==> flow/design.v <==
module mLSDBCDCounter #(
    parameter PARAM_BASE = 10
)(
    input   clk,
    input   rst,
    output  carry,
    output [3:0] data
);
    reg [3:0]   r_data;
    reg         r_carry;
    assign data     = r_data;
    assign carry    = r_carry;
    always @(posedge clk or posedge rst) begin
        if (rst) begin
            r_data <= 4'h0;
            r_carry <= 1'b0;
        end else begin
            if (r_data == (PARAM_BASE-1)) begin
                r_data <= 4'h0;
                r_carry <= 1'b1;
            end else begin
                r_data <= r_data + 1;
                r_carry <= 1'b0;
            end
        end
    end
endmodule
module mLSDBCDCounterCE #(
    parameter PARAM_BASE = 10
)(
    input   clk,
    input   rst,
    input   ce,
    output  carry,
    output [3:0] data
);
    reg [3:0]   r_data;
    reg         r_carry;
    assign data     = r_data;
    assign carry    = r_carry;
    always @(posedge clk or posedge rst) begin
        if (rst) begin
            r_data <= 4'h0;
            r_carry <= 1'b0;
        end else begin
            if (ce) begin
                if (r_data == (PARAM_BASE-1)) begin
                    r_data <= 4'h0;
                    r_carry <= 1'b1;
                end else begin
                    r_data <= r_data + 1;
                    r_carry <= 1'b0;
                end
            end
        end
    end
endmodule
module mBCDCounterModular #(
    parameter PARAM_DIGITS = 4,
    parameter PARAM_BASE = 10
) (
    input clk,
    input rst,
    output [4*PARAM_DIGITS-1:0] data
);
    wire [PARAM_DIGITS:0] r_carry;
    assign r_carry[0] = clk;
    genvar i;
    generate
        for (i = 0; i < PARAM_DIGITS; i = i + 1) begin : gen_digits
            mLSDBCDCounter #(
                .PARAM_BASE(PARAM_BASE)
            ) u_digit (
                .clk(r_carry[i]),
                .rst(rst),
                .carry(r_carry[i+1]),
                .data(data[4*i +: 4])
            );
        end
    endgenerate
endmodule
module mBCDCounterModularSynchronous #(
    parameter PARAM_DIGITS = 4,
    parameter PARAM_BASE = 10
) (
    input clk,
    input rst,
    input ce,
    output [4*PARAM_DIGITS-1:0] data
);
    wire [PARAM_DIGITS:0] ce_chain;
    genvar i;
    generate
        for (i = 0; i < PARAM_DIGITS; i = i + 1) begin : gen_digits
            mLSDBCDCounterCE #(
                .PARAM_BASE(PARAM_BASE)
            ) u_digit (
                .clk(clk),
                .rst(rst),
                .ce(i>0 ? ce_chain[i] : 1'b1),
                .carry(ce_chain[i+1]),
                .data(data[4*i +: 4])
            );
        end
    endgenerate
endmodule
# Reports on mBCDCounterModularSynchronous
# The steps from the RTL of mBCDCounterModularSynchronous to its reports follow in flow order.
# Line numbers count from 1 in the design file above.
# Cell names lack the library's common part.
design:
  top_module: "mBCDCounterModularSynchronous"
  clk_port: "clk"
  library: "sky130hd"
  pvt_corner: "tt_025C_1v80"

# Elaborated design
# Yosys after proc, flatten, opt, wreduce and memory -nomap, before mapping. Enables and synchronous resets that opt folds into registers are not counted as muxes. Memory bits, and registers merged into a memory's read port (data or address), are not among the register bits. Print and check cells are not counted. Equal cells are merged and count once.
bits:
  input_bits: 3
  out_inout_bits: 16
  reg_bits: 19
  elab_cells: 22
op_classes:
  mux: 7
  equal: 4
  addsub: 4
ops:
  columns: ["operator", "n"]
  rows:
  - ["adder 4 x 1 -> 4 bit (second input constant)", 4]
  - ["== test 4 bit (second input constant)", 4]
  - ["2-to-1 mux 4 bit", 4]
  - ["2-to-1 mux 1 bit", 3]

# Depth
# Yosys ltp: most cells in a row. Word level: on the elaborated netlist, between registers, memories and ports. Mapped: between sequential cells and ports; inverters and the memories' decode and read muxes count.
logic_depth:
  word_depth: 2
  abc_area: 1
  ltp_mapped: 6
  mapped_depth_nobuf: 6

# Mapped cells and area
# Yosys stat after the flow's synthesis: flattened, memories mapped to cells. It holds for the ABC_AREA given above (unset counts as 0); a run with the other value may have another netlist.
types:
  columns: ["cell_type", "n", "type_area_um2"]
  rows:
  - ["dfrtp_1", 19, 475.456]
  - ["inv_1", 18, 67.565]
  - ["nand2_1", 16, 60.058]
  - ["nor2_1", 11, 41.29]
  - ["xor2_1", 4, 35.034]
  - ["a21oi_1", 6, 30.029]
  - ["nand3_1", 5, 25.024]
  - ["nor3_2", 2, 20.019]
  - ["nand4_1", 3, 18.768]
  - ["nand2_2", 2, 12.512]
  - ["nor2_2", 2, 12.512]
  - ["nor2_4", 1, 11.261]
  - ["o22ai_1", 1, 6.256]
  - ["or2_1", 1, 6.256]
  - ["nor3_1", 1, 5.005]
  - ["inv_2", 1, 3.754]
mapped:
  ffs: 19
  synth_area_um2: 830.8
  sequential_area_um2: 475.5
  buf_cells: 0
  mapped_cells: 93

# Path before layout
# OpenSTA on the mapped netlist: ideal clock, no wires. The path of least setup slack (recovery checks aside). Input and output delay are each 20% of the period. Register names are those of the netlist, which keeps one name where synthesis merged equal registers.
synth_timing:
  path_type: "register -> register"
  start: "register gen_digits[3].u_digit.r_data[0]"
  end: "register gen_digits[3].u_digit.r_data[3]"
  path_delay_ps: 932
  setup_slack_ps: 798
  period_ps: 1730
  arrival_time_ps: 810
  path_buffers: 0
  path_stages: 6
  setup_time_ps: 122
  t_required_ps: 1608
  t_first_pin_ps: 0
  period_less_setup_slack_ps: 932
# "path_delay_ps" is the arrival time less input delay plus setup time.
# "path_stages": output pins that drive a net of the path, with the launching flip-flop's if there is one; two outputs of one cell count as two.
# "period_less_setup_slack_ps" is the clock period less the worst setup slack; recovery checks do not enter. This is arithmetic on one report: input and output delays are still those of the set period (20% each).
# Between the ends stands the longest chain of elaborated cells between them, by number of cells; it is not shown to be the way that was timed. Of several equally long chains one is given.
# A line is the first line of the expression or statement that the cell stems from. Yosys adds cells for indexed reads and writes and turns some case tables into memories.
# A register here has more assigning lines than the two given.
synth_between:
  path_cell_list: "dfrtp_1 nand2_1 nor2_2 nand3_1 nand2_1 nor2_1"
  elab_chain_len: 2
  cells_between: 3
  lines_between: 2
  cone_classes: "1 x add/sub; 1 x eq/ne; 1 x mux"
synth_lines:
  columns: ["item", "line_no", "rtl"]
  rows:
  - ["from (decl)", 37, "reg [3:0]   r_data;"]
  - ["from (assign)", 43, "r_data <= 4'h0;"]
  - ["from (assign)", 51, "r_data <= r_data + 1;"]
  - ["adder 4 x 1 -> 4 bit", 51, null]
  - ["2-to-1 mux 4 bit", 47, "if (r_data == (PARAM_BASE-1)) begin"]
  - ["to (assign)", 48, "r_data <= 4'h0;"]
  - ["to (assign)", 51, null]
  - ["to (decl)", 37, null]

# Worst path after layout
# Path of least setup slack in the final report of run B (OpenROAD, finished layout, wires in). Where an end is a register, its clock arrival counts in the times.
# The report prints the path's times to 10 ps; the period is as set.
layout_timing:
  path_type: "register -> register"
  start: "register gen_digits[2].u_digit.r_data[0]"
  end: "register gen_digits[2].u_digit.r_carry"
  t_first_pin_ps: 250
  t_required_ps: 1030
  path_buffers: 1
  setup_slack_ps: -120
  path_stages: 5
  arrival_time_ps: 1150
  period_ps: 886
  setup_time_ps: 110
# Between the ends stands the longest chain of elaborated cells between them, by number of cells; it is not shown to be the way that was timed. Of several equally long chains one is given.
# A register here has more assigning lines than the two given.
layout_between:
  path_cell_list: "dfrtp_1 buf_6 nand2_4 nor3_4 or2_1"
  elab_chain_len: 2
  cells_between: 2
  lines_between: 1
  cone_classes: "1 x eq/ne; 1 x mux"
layout_lines:
  columns: ["item", "line_no", "rtl"]
  rows:
  - ["from (decl)", 37, "reg [3:0]   r_data;"]
  - ["from (assign)", 43, "r_data <= 4'h0;"]
  - ["from (assign)", 51, "r_data <= r_data + 1;"]
  - ["== test 4 bit", 47, "if (r_data == (PARAM_BASE-1)) begin"]
  - ["2-to-1 mux 1 bit", 47, null]
  - ["to (assign)", 44, "r_carry <= 1'b0;"]
  - ["to (assign)", 49, "r_carry <= 1'b1;"]
  - ["to (decl)", 38, "reg         r_carry;"]

Data sheet: physical implementation of mBCDCounterModularSynchronous

Measured results for mBCDCounterModularSynchronous: 2 stored runs of the Yosys and OpenROAD flow on sky130hd. The settings differ; the order carries no meaning. The constraints put input and output delay at 20% of the set period each and load the outputs with 0.01 pF.
By "clock_period_reached_ps" is meant the clock period of the run minus its worst setup slack. This is arithmetic on one report: input and output delays are still those of the set period (20% each).
"critical_path_time_ps" means the part of the period allowed to the worst setup path (the constraints hold back 20% at inputs and 20% at outputs) less its slack; where the path has registers, the arrival times of their clocks count too.
By "power.total_w" is meant OpenSTA's value without simulated activity: inputs other than the clock are taken to toggle once in ten clock periods, and the tool carries that through the logic.
"critical_path_time_ps" is given in steps of 10 ps.

--- run A ---
==> flow/run.sh <==
#!/bin/bash
# the make line also repeats the synthesis and layout settings of config.mk as NAME=value (left out here)
make -C /OpenROAD-flow-scripts/flow DESIGN_CONFIG=/design/flow/config.mk WORK_HOME=/design/flow/orfs CLKGATE_MAP_FILE= finish
==> flow/config.mk <==
export PLATFORM = sky130hd
export DESIGN_NAME = mBCDCounterModularSynchronous
export DESIGN_NICKNAME = mBCDCounterModularSynchronous
export VERILOG_FILES = /design/flow/design.v
export SDC_FILE = /design/flow/constraint.sdc
export NUM_CORES = 4
export LEC_CHECK = 0
export CAP_MARGIN = 10
export CELL_PAD_IN_SITES_DETAIL_PLACEMENT = 1
export CORE_ASPECT_RATIO = 0.74
export CORE_MARGIN = 2
export CORE_UTILIZATION = 64
export CTS_CLUSTER_DIAMETER = 70
export GPL_ROUTABILITY_DRIVEN = 0
export GPL_TIMING_DRIVEN = 0
export PLACE_DENSITY_LB_ADDON = 0.05
export SETUP_SLACK_MARGIN = 0.18
export SLEW_MARGIN = 30
==> flow/constraint.sdc <==
create_clock -name core_clock -period 1.55 [get_ports {clk}]
set_input_delay 0.3100 -clock core_clock [delete_from_list [all_inputs] [get_ports {clk}]]
set_output_delay 0.3100 -clock core_clock [all_outputs]
set_load 0.01 [all_outputs]

==> results, as YAML <==
outcome: "did not finish, floorplanning stopped with PDN-0185"

--- run B ---
==> flow/run.sh <==
#!/bin/bash
# the make line also repeats the synthesis and layout settings of config.mk as NAME=value (left out here)
make -C /OpenROAD-flow-scripts/flow DESIGN_CONFIG=/design/flow/config.mk WORK_HOME=/design/flow/orfs CLKGATE_MAP_FILE= finish
==> flow/config.mk <==
export PLATFORM = sky130hd
export DESIGN_NAME = mBCDCounterModularSynchronous
export DESIGN_NICKNAME = mBCDCounterModularSynchronous
export VERILOG_FILES = /design/flow/design.v
export SDC_FILE = /design/flow/constraint.sdc
export NUM_CORES = 4
export LEC_CHECK = 0
export ABC_AREA = 1
export CAP_MARGIN = 20
export CELL_PAD_IN_SITES_DETAIL_PLACEMENT = 1
export CELL_PAD_IN_SITES_GLOBAL_PLACEMENT = 0
export CORE_ASPECT_RATIO = 1.89
export CORE_MARGIN = 2
export CORE_UTILIZATION = 17
export CTS_CLUSTER_DIAMETER = 109
export GPL_TIMING_DRIVEN = 0
export HOLD_SLACK_MARGIN = 0.01
export MAX_ROUTING_LAYER = met4
export MIN_ROUTING_LAYER = met2
export PLACE_DENSITY_LB_ADDON = 0.18
export SLEW_MARGIN = 20
==> flow/constraint.sdc <==
create_clock -name core_clock -period 0.886 [get_ports {clk}]
set_input_delay 0.1772 -clock core_clock [delete_from_list [all_inputs] [get_ports {clk}]]
set_output_delay 0.1772 -clock core_clock [all_outputs]
set_load 0.01 [all_outputs]

==> results, as YAML <==
results:
  synth_chip_area_um2: 830.8
  total_die_area_um2: 5490.8
  final_cell_area_um2: 1468.9
  post_route_util_pct: 30.8
  ws_setup_ps: -124
  timing.setup.tns_ps: -2325
  power.total_w: 0.001506
  clock_period_reached_ps: 1010
  critical_path_time_ps: 1010
  critical_path_type: "register -> register"
